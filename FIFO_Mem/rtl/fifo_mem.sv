==> flow/design.v <==
module fifo_mem #(
    parameter int DATA_WIDTH      = 32,         
    parameter int OSTD_NUM        = 4,          
    parameter int THRESHOLD_VALUE = OSTD_NUM/2  
) (
    input clk_in,       
    input areset_b,     
    input trans_read,   
    input trans_write,  
    input [DATA_WIDTH-1:0] data_in,  
    output [DATA_WIDTH-1:0] data_out,  
    output full_ind,       
    output empty_ind,      
    output overflow_ind,   
    output underflow_ind,  
    output threshold_ind   
);
    parameter int PTR_SIZE = (OSTD_NUM > 1) ? $clog2(OSTD_NUM) : 1;  
    reg [PTR_SIZE-1:0] read_ptr;   
    reg [PTR_SIZE-1:0] write_ptr;  
    wire fifo_renable;  
    wire fifo_wenable;  
    rd_wr_ptr #(
        .OSTD_NUM (OSTD_NUM),
        .PTR_SIZE (PTR_SIZE)
    ) u_write_pointer (
        .clk_in         (clk_in),
        .areset_b       (areset_b),
        .trans_enable   (trans_write),
        .fifo_enable    (fifo_wenable),
        .rd_wr_ptr      (write_ptr),
        .full_empty_ind (full_ind)
    );
    rd_wr_ptr #(
        .OSTD_NUM (OSTD_NUM),
        .PTR_SIZE (PTR_SIZE)
    ) u_read_pointer (
        .clk_in         (clk_in),
        .areset_b       (areset_b),
        .trans_enable   (trans_read),
        .fifo_enable    (fifo_renable),
        .rd_wr_ptr      (read_ptr),
        .full_empty_ind (empty_ind)
    );
    memory_array #(
        .DATA_WIDTH      (DATA_WIDTH),
        .OSTD_NUM        (OSTD_NUM),
        .THRESHOLD_VALUE (THRESHOLD_VALUE),
        .PTR_SIZE        (PTR_SIZE)
    ) u_mem_array (
        .clk_in       (clk_in),
        .areset_b     (areset_b),
        .data_in      (data_in),
        .data_out     (data_out),
        .fifo_wenable (fifo_wenable),
        .fifo_renable (fifo_renable),
        .write_ptr    (write_ptr),
        .read_ptr     (read_ptr)
    );
    monitor_signal #(
        .OSTD_NUM (OSTD_NUM),
        .PTR_SIZE (PTR_SIZE)
    ) u_monitor_signal (
        .clk_in        (clk_in),
        .areset_b      (areset_b),
        .trans_read    (trans_read),
        .trans_write   (trans_write),
        .fifo_renable  (fifo_renable),
        .fifo_wenable  (fifo_wenable),
        .read_ptr      (read_ptr),
        .write_ptr     (write_ptr),
        .full_ind      (full_ind),
        .empty_ind     (empty_ind),
        .overflow_ind  (overflow_ind),
        .underflow_ind (underflow_ind),
        .threshold_ind (threshold_ind)
    );
endmodule
module memory_array #(
    parameter int DATA_WIDTH      = 32,                                    
    parameter int OSTD_NUM        = 8,                                     
    parameter int THRESHOLD_VALUE = OSTD_NUM/2,                            
    parameter int PTR_SIZE        = (OSTD_NUM > 1) ? $clog2(OSTD_NUM) : 1  
) (
    input clk_in,        
    input areset_b,      
    input fifo_renable,  
    input fifo_wenable,  
    input [DATA_WIDTH-1:0] data_in,    
    input [PTR_SIZE-1:0]   read_ptr,   
    input [PTR_SIZE-1:0]   write_ptr,  
    output [DATA_WIDTH-1:0] data_out  
);
    reg [OSTD_NUM-1:0] [DATA_WIDTH-1:0] data_reg;  
    always @(posedge clk_in or negedge areset_b) begin: mem_array_storage
        if (~areset_b) begin
            for (int i = 0; i < OSTD_NUM; i++) begin
                data_reg[i] <= {(DATA_WIDTH){1'b0}};
            end
        end else begin
            if (fifo_wenable) begin
                data_reg[write_ptr] <= data_in;
            end
        end
    end
    generate
        genvar i;
        for(i = 0; i < OSTD_NUM; i = i + 1) begin: gen_register_dump
            wire [DATA_WIDTH-1:0] temp_data_reg;
            assign temp_data_reg = data_reg[i];
        end
    endgenerate
    assign data_out = (fifo_renable) ? data_reg[read_ptr] : 'd0;
endmodule
module monitor_signal #(
    parameter int OSTD_NUM = 8,                                     
    parameter int PTR_SIZE = (OSTD_NUM > 1) ? $clog2(OSTD_NUM) : 1  
) (
    input clk_in,    
    input areset_b,  
    input trans_read,    
    input trans_write,   
    input fifo_renable,  
    input fifo_wenable,  
    input [PTR_SIZE-1:0] read_ptr,   
    input [PTR_SIZE-1:0] write_ptr,  
    output reg full_ind,       
    output reg empty_ind,      
    output reg overflow_ind,   
    output reg underflow_ind,  
    output reg threshold_ind   
);
    wire ptr_msb_compare_n;  
    wire overflow_set;     
    wire underflow_set;    
    wire ptr_equal;        
    wire [PTR_SIZE-1:0] ptr_result;  
    assign ptr_result        = write_ptr[PTR_SIZE-2:0] - read_ptr[PTR_SIZE-2:0];
    assign overflow_set      = full_ind && trans_write;
    assign underflow_set     = empty_ind && trans_read;
    always_comb begin: indicator_update
        full_ind      = (write_ptr == OSTD_NUM) ? 1 : 0;
        empty_ind     = (write_ptr == 0) ? 1 : 0;
        threshold_ind = (ptr_result[PTR_SIZE-1] || ptr_result[PTR_SIZE-2]) ? 1 : 0;
    end
    always @(posedge clk_in or negedge areset_b) begin: underflow_indicator
        if (~areset_b) begin
            underflow_ind <= 1'b0;
        end else begin
            if ((underflow_set == 1) && (fifo_wenable == 0)) begin
                underflow_ind <= 1'b1;
            end else if (fifo_wenable) begin
                underflow_ind <= 1'b0;
            end else begin
                underflow_ind <= underflow_ind;
            end
        end
    end
    always @(posedge clk_in or negedge areset_b) begin: overflow_indicator
        if (~areset_b) begin
            overflow_ind <= 1'b0;
        end else begin
            if ((overflow_set == 1) && (fifo_renable == 0)) begin
                overflow_ind <= 1'b1;
            end else if (fifo_renable) begin
                overflow_ind <= 1'b0;
            end else begin
                overflow_ind <= overflow_ind;
            end
        end
    end
endmodule
module rd_wr_ptr #(
    parameter int OSTD_NUM = 8,
    parameter int PTR_SIZE = 3
) (
    input clk_in,
    input areset_b,
    input full_empty_ind,
    input trans_enable,
    output fifo_enable,
    output reg [PTR_SIZE-1:0] rd_wr_ptr
);
    assign fifo_enable = (~full_empty_ind) && trans_enable;
    always @(posedge clk_in or negedge areset_b) begin
        if (~areset_b) begin
            rd_wr_ptr <= {(PTR_SIZE){1'b0}};
        end else begin
            if (fifo_enable) begin
                rd_wr_ptr <= rd_wr_ptr + 1;
            end else begin
                rd_wr_ptr <= rd_wr_ptr;
            end
        end
    end
endmodule
-- From RTL to reports: fifo_mem
Tool output for the design above, in the order of the flow.
Line numbers count from 1 in the design file above.
Operators: Yosys type, input widths -> output width; for muxes data width and select width s.
Library cell names are shortened.
A cell with -- has no value.
- top: fifo_mem
- clock: clk_in
- library: sky130hd
- library corner: tt_025C_1v80

-- Word-level counts
Source: Yosys, flattened and elaborated, memories not mapped. Widths are those after wreduce. Registers that Yosys merges into a memory's read port (data or address) are not register bits. Print and check cells do not count. Equal cells are merged and count once.
- noted register bits after elaboration: 133
- bits of input ports: 36
- output and inout bits at 37
- noted cells after elaboration: 27
- add/sub/neg operators at 4
- shift-type cells at 3
- muxes and demuxes: 5
- bitwise gates (word level) at 5
- reduce/logical cells: 6
- operators by type and width (kind ; number):
    $and 128x128->128 ; 1
    $or 128x128->128 ; 1
    $shiftx 128x8->32 ; 1
    $not 128->128 ; 1
    $shift 32x33->128 ; 1
    $shift 32x33->128 const A ; 1
    $neg 7->33 ; 1
    $mux 32 ; 1
    $add 2x1->2 const B ; 2
    $mux 1 ; 4
    $logic_and 1x1->1 ; 3
    $sub 1x1->2 ; 1
    $not 1->1 ; 2
    $logic_not 2->1 ; 1
    $reduce_bool 2->1 ; 1
    $logic_or 1x1->1 ; 1

-- Logic depth
Longest topological path by Yosys (ltp), each cell counted once; first at word level (registers and memories cut), then after technology mapping (sequential cells cut; the memories' decode and read muxes count).
- depth after elaboration: 5
- ABC_AREA: 0
- noted depth in mapped cells: 9

-- Synthesis result
Source: synth_stat.txt of the flow (Yosys; design flattened, memories mapped). It holds for the ABC_AREA given above (unset counts as 0); a run with the other value may have another netlist.
Totals and module areas in this step are rounded.
- noted cells in the netlist: 510
- synthesis area: 6490 um^2
- noted sequential area: 3330 um^2
- noted mapped flip-flops: 133
- buffers at 59
- cell types (type ; number ; area in all (um^2)):
    dfrtp_1 ; 133 ; 3.33E+03
    mux2i_1 ; 64 ; 640.614
    a32o_1 ; 52 ; 520.499
    a22o_1 ; 44 ; 385.37
    o22ai_2 ; 30 ; 375.36
    o2bb2ai_1 ; 29 ; 253.994
    nor2b_1 ; 34 ; 212.704
    nand3_1 ; 32 ; 160.154
    buf_2 ; 30 ; 150.144
    clkbuf_1 ; 17 ; 63.811
    ha_1 ; 5 ; 62.56
    buf_6 ; 5 ; 56.304
    buf_8 ; 3 ; 45.043
    o2bb2ai_2 ; 3 ; 45.043
    and4bb_2 ; 2 ; 25.024
    buf_4 ; 3 ; 22.522
    nand2_1 ; 5 ; 18.768
    or3b_1 ; 2 ; 17.517
Other cell types: 13; their cells: 17.
By module: a second synthesis without flattening, with its own total; a netlist apart from the flattened one above.
- cells (unflattened synthesis) at 479
- area total of the unflattened synthesis at 6340 um^2
Rows give one instance, submodules left out.
- by module (module ; times used ; cells ; area (um^2)):
    memory_array ; 1 ; 458 ; 6090
    rd_wr_ptr ; 2 ; 6 ; 88.8
    monitor_signal ; 1 ; 9 ; 73.8
    fifo_mem ; 1 ; 0 ; 0.0

-- Worst setup path after synthesis
Path of least setup slack by OpenSTA after synthesis, without wires, with an ideal clock, recovery checks aside; 20% of the period is set as input and as output delay. Where synthesis merged equal registers, the netlist keeps one of their names.
- path kind: reg2out
- from: register u_write_pointer.rd_wr_ptr[0]
- to: output data_out[0]
- clock period at 5390 ps
- output delay at 1078 ps
- noted launch time at the first pin: 0 ps
- arrival time: 2034 ps
- path slack at 2278 ps
- noted path delay: 2034 ps
- stages on the path at 10
- path buffers at 5
- period reached after synthesis: 3112 ps
"path delay" = arrival - input delay + setup time.
At an output port there is no setup time.
"stages on the path" counts driving pins, that of a launching flip-flop among them; a cell with two outputs on the path counts twice.
"period reached after synthesis" = period - worst setup slack (recovery checks aside). The figure is calculated, with input and output delays left at 20% of the set period.
The rows between start and end are the longest chain of elaborated cells between them; the timing report does not say that the signal goes this way. Where chains are equally long, one stands for them.
A line is the first line of the expression or statement that the cell stems from. Yosys adds cells for indexed reads and writes and turns some case tables into memories.
At most two assigning lines are given for a register; there are more.
- cell sequence: dfrtp_1 > buf_2 > buf_2 > inv_1 > ha_1 > buf_6 > or3b_1 > buf_6 > buf_8 > o22ai_2
- noted length of the longest elaborated chain: 5
- ends and longest elaborated chain, after synthesis (what ; line ; source):
    from (decl) ; 182 ; output reg [PTR_SIZE-1:0] rd_wr_ptr
    from (assign) ; 190 ; rd_wr_ptr <= rd_wr_ptr + 1;
    from (assign) ; 192 ; rd_wr_ptr <= rd_wr_ptr;
    $logic_not 2->1 ; 143 ; empty_ind     = (write_ptr == 0) ? 1 : 0;
    $mux 1 ; 143 ;
    $not 1->1 ; 184 ; assign fifo_enable = (~full_empty_ind) && trans_enable;
    $logic_and 1x1->1 ; 184 ;
    $mux 32 ; 113 ; assign data_out = (fifo_renable) ? data_reg[read_ptr] : 'd0;
    to (decl) ; 11 ; output [DATA_WIDTH-1:0] data_out,
Some nets on the timed path still bear RTL names; the line given drives or declares the net.
- nets with RTL names, path after synthesis (signal ; line):
    empty_ind ; 143

-- Worst path after layout
From the final timing report of entry A: the path of least setup slack in the routed layout; clock arrival at registers is part of the times.
The path's times are printed in steps of 10 ps; the period is the one set.
- path kind: reg2out
- from: register u_write_pointer.rd_wr_ptr[1]
- to: output data_out[6]
- clock period at 2980 ps
- output delay at 600 ps
- noted launch time at the first pin: 420 ps
- arrival time: 2080 ps
- path slack at 310 ps
- stages on the path at 7
- path buffers at 2
The rows between start and end are the longest chain of elaborated cells between them; the timing report does not say that the signal goes this way. Where chains are equally long, one stands for them.
At most two assigning lines are given for a register; there are more.
- cell sequence: dfrtp_1 > inv_1 > ha_2 > or3b_4 > buf_6 > o22ai_2 > dlygate4sd2_1
- noted length of the longest elaborated chain: 5
- ends and longest elaborated chain, after layout (what ; line ; source):
    from (decl) ; 182 ; output reg [PTR_SIZE-1:0] rd_wr_ptr
    from (assign) ; 190 ; rd_wr_ptr <= rd_wr_ptr + 1;
    from (assign) ; 192 ; rd_wr_ptr <= rd_wr_ptr;
    $logic_not 2->1 ; 143 ; empty_ind     = (write_ptr == 0) ? 1 : 0;
    $mux 1 ; 143 ;
    $not 1->1 ; 184 ; assign fifo_enable = (~full_empty_ind) && trans_enable;
    $logic_and 1x1->1 ; 184 ;
    $mux 32 ; 113 ; assign data_out = (fifo_renable) ? data_reg[read_ptr] : 'd0;
    to (decl) ; 11 ; output [DATA_WIDTH-1:0] data_out,

FLOW RESULTS
============

Settings and measured results of 2 stored flow runs for module fifo_mem (sky130hd), not sorted in any way. The constraints put input and output delay at 20% of the set period each and load the outputs with 0.01 pF.
"power" rests on the timing tool's default activity at the inputs, not on a simulated workload.
Values from the reports are rounded here.

Entry A

==> flow/run.sh <==
#!/bin/bash
# the make line also repeats the synthesis and layout settings of config.mk as NAME=value (left out here)
make -C /OpenROAD-flow-scripts/flow DESIGN_CONFIG=/design/flow/config.mk WORK_HOME=/design/flow/orfs CLKGATE_MAP_FILE= finish
==> flow/config.mk <==
export PLATFORM = sky130hd
export DESIGN_NAME = fifo_mem
export DESIGN_NICKNAME = fifo_mem
export VERILOG_FILES = /design/flow/design.v
export SDC_FILE = /design/flow/constraint.sdc
export NUM_CORES = 4
export LEC_CHECK = 0
export CAP_MARGIN = 20
export CELL_PAD_IN_SITES_GLOBAL_PLACEMENT = 2
export CORE_ASPECT_RATIO = 1.7
export CORE_MARGIN = 8
export CORE_UTILIZATION = 28
export CTS_CLUSTER_DIAMETER = 154
export CTS_CLUSTER_SIZE = 21
export MIN_ROUTING_LAYER = met1
export SETUP_SLACK_MARGIN = 0.2
export SLEW_MARGIN = 20
export TNS_END_PERCENT = 95
==> flow/constraint.sdc <==
create_clock -name core_clock -period 2.98 [get_ports {clk_in}]
set_input_delay 0.5960 -clock core_clock [delete_from_list [all_inputs] [get_ports {clk_in}]]
set_output_delay 0.5960 -clock core_clock [all_outputs]
set_load 0.01 [all_outputs]

Measured in entry A:
- chip area after synthesis (Yosys) at 6490 um^2
- die area at 28500 um^2
- std-cell area (final layout): 8160 um^2
- utilization in the final report at 0.358
- smallest setup slack at 308 ps
- noted the power: 9160 µW

Entry B

==> flow/run.sh <==
#!/bin/bash
# the make line also repeats the synthesis and layout settings of config.mk as NAME=value (left out here)
make -C /OpenROAD-flow-scripts/flow DESIGN_CONFIG=/design/flow/config.mk WORK_HOME=/design/flow/orfs CLKGATE_MAP_FILE= finish
==> flow/config.mk <==
export PLATFORM = sky130hd
export DESIGN_NAME = fifo_mem
export DESIGN_NICKNAME = fifo_mem
export VERILOG_FILES = /design/flow/design.v
export SDC_FILE = /design/flow/constraint.sdc
export NUM_CORES = 4
export LEC_CHECK = 0
export CAP_MARGIN = 20
export CORE_MARGIN = 2
export CORE_UTILIZATION = 40
export SLEW_MARGIN = 20
==> flow/constraint.sdc <==
create_clock -name core_clock -period 2.28 [get_ports {clk_in}]
set_input_delay 0.4560 -clock core_clock [delete_from_list [all_inputs] [get_ports {clk_in}]]
set_output_delay 0.4560 -clock core_clock [all_outputs]
set_load 0.01 [all_outputs]

Measured in entry B:
- chip area after synthesis (Yosys) at 6490 um^2
- die area at 17300 um^2
- std-cell area (final layout): 8340 um^2
- utilization in the final report at 0.525
- smallest setup slack at -144 ps
- noted the power: 12400 µW
